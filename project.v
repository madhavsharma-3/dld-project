==> flow/design.v <==
`timescale 1ns / 1ps
module traffic_light_controller (
    input wire clk,
    input wire reset,
    input wire pedestrian_request,
    output reg [2:0] ns_light,
    output reg [2:0] ew_light,
    output reg [1:0] ped_light,
    output wire [2:0] current_state,
    output wire [3:0] timer_count_out, 
    output wire ped_request_latched_out,
    output wire was_in_ns_phase_out
);
    parameter S_NS_GREEN  = 3'b000;
    parameter S_NS_YELLOW = 3'b001;
    parameter S_EW_GREEN  = 3'b010;
    parameter S_EW_YELLOW = 3'b011;
    parameter S_PED_GREEN = 3'b100;
    reg [2:0] state_reg, next_state;
    parameter GREEN_DURATION  = 10;
    parameter YELLOW_DURATION = 3;
    parameter PED_DURATION    = 5;
    reg [$clog2(GREEN_DURATION > PED_DURATION ? GREEN_DURATION : PED_DURATION) : 0] timer_count;
    wire timer_done;
    reg ped_request_latched;
    reg was_in_ns_phase;
    always @(posedge clk or posedge reset) begin
        if (reset) begin
            state_reg <= S_NS_GREEN;
            timer_count <= 0;
            was_in_ns_phase <= 1'b0; 
        end else begin
            if (next_state != state_reg) begin
                timer_count <= 0;
            end else if (!timer_done) begin
                timer_count <= timer_count + 1;
            end
            state_reg <= next_state;
            if (next_state == S_PED_GREEN) begin
                if (state_reg == S_NS_YELLOW)
                    was_in_ns_phase <= 1'b1; 
                else if (state_reg == S_EW_YELLOW)
                    was_in_ns_phase <= 1'b0; 
            end
        end
    end
    always @(posedge clk or posedge reset) begin
        if (reset) begin
            ped_request_latched <= 1'b0;
        end 
        else if (pedestrian_request) begin
            ped_request_latched <= 1'b1;
        end
        else if ((state_reg == S_NS_YELLOW && timer_done && ped_request_latched) ||
                 (state_reg == S_EW_YELLOW && timer_done && ped_request_latched)) 
        begin
            ped_request_latched <= 1'b0;
        end
    end
    assign timer_done = 
        (state_reg == S_NS_GREEN  && timer_count == GREEN_DURATION - 1) ||
        (state_reg == S_NS_YELLOW && timer_count == YELLOW_DURATION - 1) ||
        (state_reg == S_EW_GREEN  && timer_count == GREEN_DURATION - 1) ||
        (state_reg == S_EW_YELLOW && timer_count == YELLOW_DURATION - 1) ||
        (state_reg == S_PED_GREEN && timer_count == PED_DURATION - 1);
    always @(*) begin
        next_state = state_reg;
        case (state_reg)
            S_NS_GREEN: begin
                if (timer_done)
                    next_state = S_NS_YELLOW;
            end
            S_NS_YELLOW: begin
                if (timer_done) begin
                    if (ped_request_latched)
                        next_state = S_PED_GREEN; 
                    else
                        next_state = S_EW_GREEN;  
                end
            end
            S_EW_GREEN: begin
                if (timer_done)
                    next_state = S_EW_YELLOW;
            end
            S_EW_YELLOW: begin
                if (timer_done) begin
                    if (ped_request_latched)
                        next_state = S_PED_GREEN; 
                    else
                        next_state = S_NS_GREEN;  
                end
            end
            S_PED_GREEN: begin
                if (timer_done) begin
                    if (was_in_ns_phase)
                        next_state = S_EW_GREEN; 
                    else
                        next_state = S_NS_GREEN; 
                end
            end
            default: begin
                next_state = S_NS_GREEN; 
            end
        endcase
    end
    always @(*) begin
        ns_light  = 3'b001; 
        ew_light  = 3'b001; 
        ped_light = 2'b01;  
        case (state_reg)
            S_NS_GREEN:  ns_light = 3'b100;
            S_NS_YELLOW: ns_light = 3'b010;
            S_EW_GREEN:  ew_light = 3'b100;
            S_EW_YELLOW: ew_light = 3'b010;
            S_PED_GREEN: ped_light = 2'b10;
            default: ; 
        endcase
    end
    assign current_state = state_reg;
    assign ped_request_latched_out = ped_request_latched;
    assign was_in_ns_phase_out = was_in_ns_phase;
    assign timer_count_out = timer_count; 
endmodule
From RTL to reports: traffic_light_controller --
The steps from the RTL of traffic_light_controller to its reports follow in flow order. Lines are those of the file above, counted from 1. Operators: Yosys type, input widths -> output width; for muxes data width and select width s. Library cell names are shortened. Not given: --
Design: top module traffic_light_controller, clock port clk, standard-cell library sky130hd, library corner tt_025C_1v80

Word level --
Yosys after proc, flatten, opt, wreduce and memory -nomap, before mapping. Memory bits, and registers merged into a memory's read port (data or address), are not among the register bits. Print and check cells are not counted. Equal cells are merged and count once.
Storage and ports: input bits 3, flip-flop bits (word level) 10
Operators by class: add/subtract/negate cells 1, multiplexer cells 18, equal/unequal tests 10, reductions and logical operators 18
Operator list (number):
- $mux 3 | 7
- $pmux 3 s5 | 1
- $pmux 3 s2 | 2
- $mux 5 | 2
- $logic_and 1x1->1 | 9
- $eq 3x2->1 const B | 2
- $eq 3x3->1 const B | 2
- $logic_or 1x1->1 | 5
- $add 5x1->5 const B | 1
- $eq 5x2->1 const B | 1
- $eq 5x3->1 const B | 1
- $eq 5x4->1 const B | 1
- $reduce_bool 2->1 | 2
- $mux 2 | 2
- $mux 1 | 4
- $eq 3x1->1 const B | 1
- $ne 3x3->1 | 1
- $logic_not 3->1 | 1
- $ne 2x2->1 const B | 1
- $reduce_and 2->1 | 1

Longest topological paths --
Depth = most cells in a row (Yosys ltp): at word level without a register or memory, in the mapped netlist without a sequential cell, where the memories' decode and read muxes count.
Depth: depth in word-level cells 11, ABC_AREA 0, mapped depth 6, depth with buffers taken out 6

Synthesis result --
Yosys stat after the flow's synthesis: flattened, memories mapped to cells. It holds for the ABC_AREA given above (unset counts as 0); a run with the other value may have another netlist. The area totals of this step are shown rounded.
Cell types (number):
- dfrtp_1 | 10
- ha_1 | 4
- nor2_1 | 10
- buf_4 | 4
- inv_1 | 6
- o211ai_4 | 1
- xor2_1 | 2
- a21oi_4 | 1
- mux2_4 | 1
- nand3_1 | 3
- nand4_2 | 1
- buf_6 | 1
- nand4bb_1 | 1
- or3b_4 | 1
- nor3_2 | 1
- a22o_1 | 1
- a32oi_1 | 1
- nor4b_1 | 1
Not listed: further types 14, cells in them 14.
Synthesis totals: flip-flop cells 10, mapped area 649 um2, buffers 5, standard cells after synthesis 64

Path before layout --
OpenSTA on the mapped netlist: ideal clock, no wires. The path of least setup slack (recovery checks aside). Input and output delay are each 20% of the period. Register names are those of the netlist, which keeps one name where synthesis merged equal registers.
Timing after synthesis: kind flip-flop to flip-flop, start register timer_count[1], end register was_in_ns_phase, arrival time 1636 ps, clock period 1990 ps, required time 1865 ps, library setup time 125 ps, path delay 1761 ps, path slack 229 ps, path buffers 0, stages 7, period reached after synthesis 1761 ps
"path delay" is the arrival time less input delay plus setup time. "stages" counts driving pins, that of a launching flip-flop among them; a cell with two outputs on the path counts twice. "period reached after synthesis" = period - worst setup slack (recovery checks aside). The figure is calculated, with input and output delays left at 20% of the set period. The rows between start and end are the longest chain of elaborated cells between them; the timing report does not say that the signal goes this way. Where chains are equally long, one stands for them. A line is the first line of the expression or statement that the cell stems from. Yosys adds cells for indexed reads and writes and turns some case tables into memories. A register here has more assigning lines than the two given.
On the way, after synthesis: cells stage by stage dfrtp_1 inv_1 ha_1 or3b_4 a21oi_4 nand4_2 mux2_4, cells in the longest elaborated chain 10, elaborated cells on any way between the ends 20, those cells by class eq/ne (4); mux (6); reduce/logical (10)
Ends and longest elaborated chain, after synthesis:
- start, declared | line 23 | reg [$clog2(GREEN_DURATION > PED_DURATION ? GREEN_DURATION : PED_DURATION) : 0] timer_count;
- start, assigned | line 30 | timer_count <= 0;
- start, assigned | line 36 | timer_count <= timer_count + 1;
- $eq 5x4->1 | line 61 | (state_reg == S_NS_GREEN  && timer_count == GREEN_DURATION - 1) ||
- $logic_and 1x1->1 | line 61
- $logic_or 1x1->1 x4 | line 61
- $mux 3 | line 94 | if (timer_done) begin
- $pmux 3 s5 | line 68 | case (state_reg)
- $eq 3x3->1 | line 39 | if (next_state == S_PED_GREEN) begin
- $reduce_and 2->1
- end, assigned | line 41 | was_in_ns_phase <= 1'b1;
- end, assigned | line 43 | was_in_ns_phase <= 1'b0;
- end, declared | line 26 | reg was_in_ns_phase;

Path in the finished layout --
Path of least setup slack in the final report of flow run A (OpenROAD, finished layout, wires in). Where an end is a register, its clock arrival counts in the times. The path's times are printed in steps of 10 ps; the period is the one set.
Timing post-layout: kind flip-flop to flip-flop, start register timer_count[1], end register state_reg[1], path slack -760 ps, required time 1240 ps, stages 9, library setup time 110 ps, path buffers 2, arrival time 2000 ps, clock period 1080 ps
The rows between start and end are the longest chain of elaborated cells between them; the timing report does not say that the signal goes this way. Where chains are equally long, one stands for them. A register here has more assigning lines than the two given.
On the way, post-layout: cells stage by stage dfrtp_1 inv_2 buf_4 ha_1 nand3b_1 o211ai_4 buf_6 a32oi_1 o221ai_1, cells in the longest elaborated chain 8, elaborated cells on any way between the ends 18, those cells by class eq/ne (3); mux (6); reduce/logical (9)
Ends and longest elaborated chain, post-layout:
- start, declared | line 23 | reg [$clog2(GREEN_DURATION > PED_DURATION ? GREEN_DURATION : PED_DURATION) : 0] timer_count;
- start, assigned | line 30 | timer_count <= 0;
- start, assigned | line 36 | timer_count <= timer_count + 1;
- $eq 5x4->1 | line 61 | (state_reg == S_NS_GREEN  && timer_count == GREEN_DURATION - 1) ||
- $logic_and 1x1->1 | line 61
- $logic_or 1x1->1 x4 | line 61
- $mux 3 | line 94 | if (timer_done) begin
- $pmux 3 s5 | line 68 | case (state_reg)
- end, assigned | line 29 | state_reg <= S_NS_GREEN;
- end, assigned | line 38 | state_reg <= next_state;
- end, declared | line 19 | reg [2:0] state_reg, next_state;

Record of 2 stored runs of the RTL-to-layout flow on traffic_light_controller, platform sky130hd. The runs are unordered. Constraints: input delay and output delay 20% of the set period each, output load 0.01 pF.
"clock period reached" = clock period - worst setup slack. The figure is calculated, with input and output delays left at 20% of the set period.
"worst path time": the worst setup path's part of the clock period (all of it between registers, 20% less for each end at a port) less its slack. A launch clock that arrives late makes it longer, a capture clock that arrives late makes it shorter.
"total power after layout": no workload was simulated; the value follows from the tool's default switching activity.
"worst path time" is given in steps of 10 ps.
Measured values are rounded.

* Flow run A | settings: period_ns 1.08; CORE_UTILIZATION 27; SETUP_SLACK_MARGIN 0.19; PLACE_DENSITY_LB_ADDON 0.1; CELL_PAD_IN_SITES_DETAIL_PLACEMENT 1; ABC_AREA 0; GPL_TIMING_DRIVEN 1; GPL_ROUTABILITY_DRIVEN 1; CTS_CLUSTER_SIZE 87; SLEW_MARGIN 0; MAX_ROUTING_LAYER met4; CAP_MARGIN 20; CORE_MARGIN 2 | results: standard-cell area after layout 1360 um2; utilization of the finished layout 60.8%; worst path time 1840 ps; kind of the worst setup path flip-flop to flip-flop; mapped cell area after synthesis 649 um2; setup TNS -11000 ps; die area 2810 um2; total power after layout 3750 µW; worst setup slack after layout -761 ps; clock period reached 1841 ps
* Flow run B | settings: period_ns 2.92; CORE_UTILIZATION 38; PLACE_DENSITY 0.68; CORE_MARGIN 2; CELL_PAD_IN_SITES_DETAIL_PLACEMENT 2; ABC_AREA 1; GPL_ROUTABILITY_DRIVEN 1; CTS_CLUSTER_SIZE 66; CTS_CLUSTER_DIAMETER 351; CAP_MARGIN 0; MAX_ROUTING_LAYER met5; SLEW_MARGIN 20 | results: standard-cell area after layout 903 um2; utilization of the finished layout 52.3%; worst path time 1790 ps; kind of the worst setup path flip-flop to output port; mapped cell area after synthesis 701 um2; setup TNS 0 ps; die area 2200 um2; total power after layout 1050 µW; worst setup slack after layout 548 ps; clock period reached 2372 ps
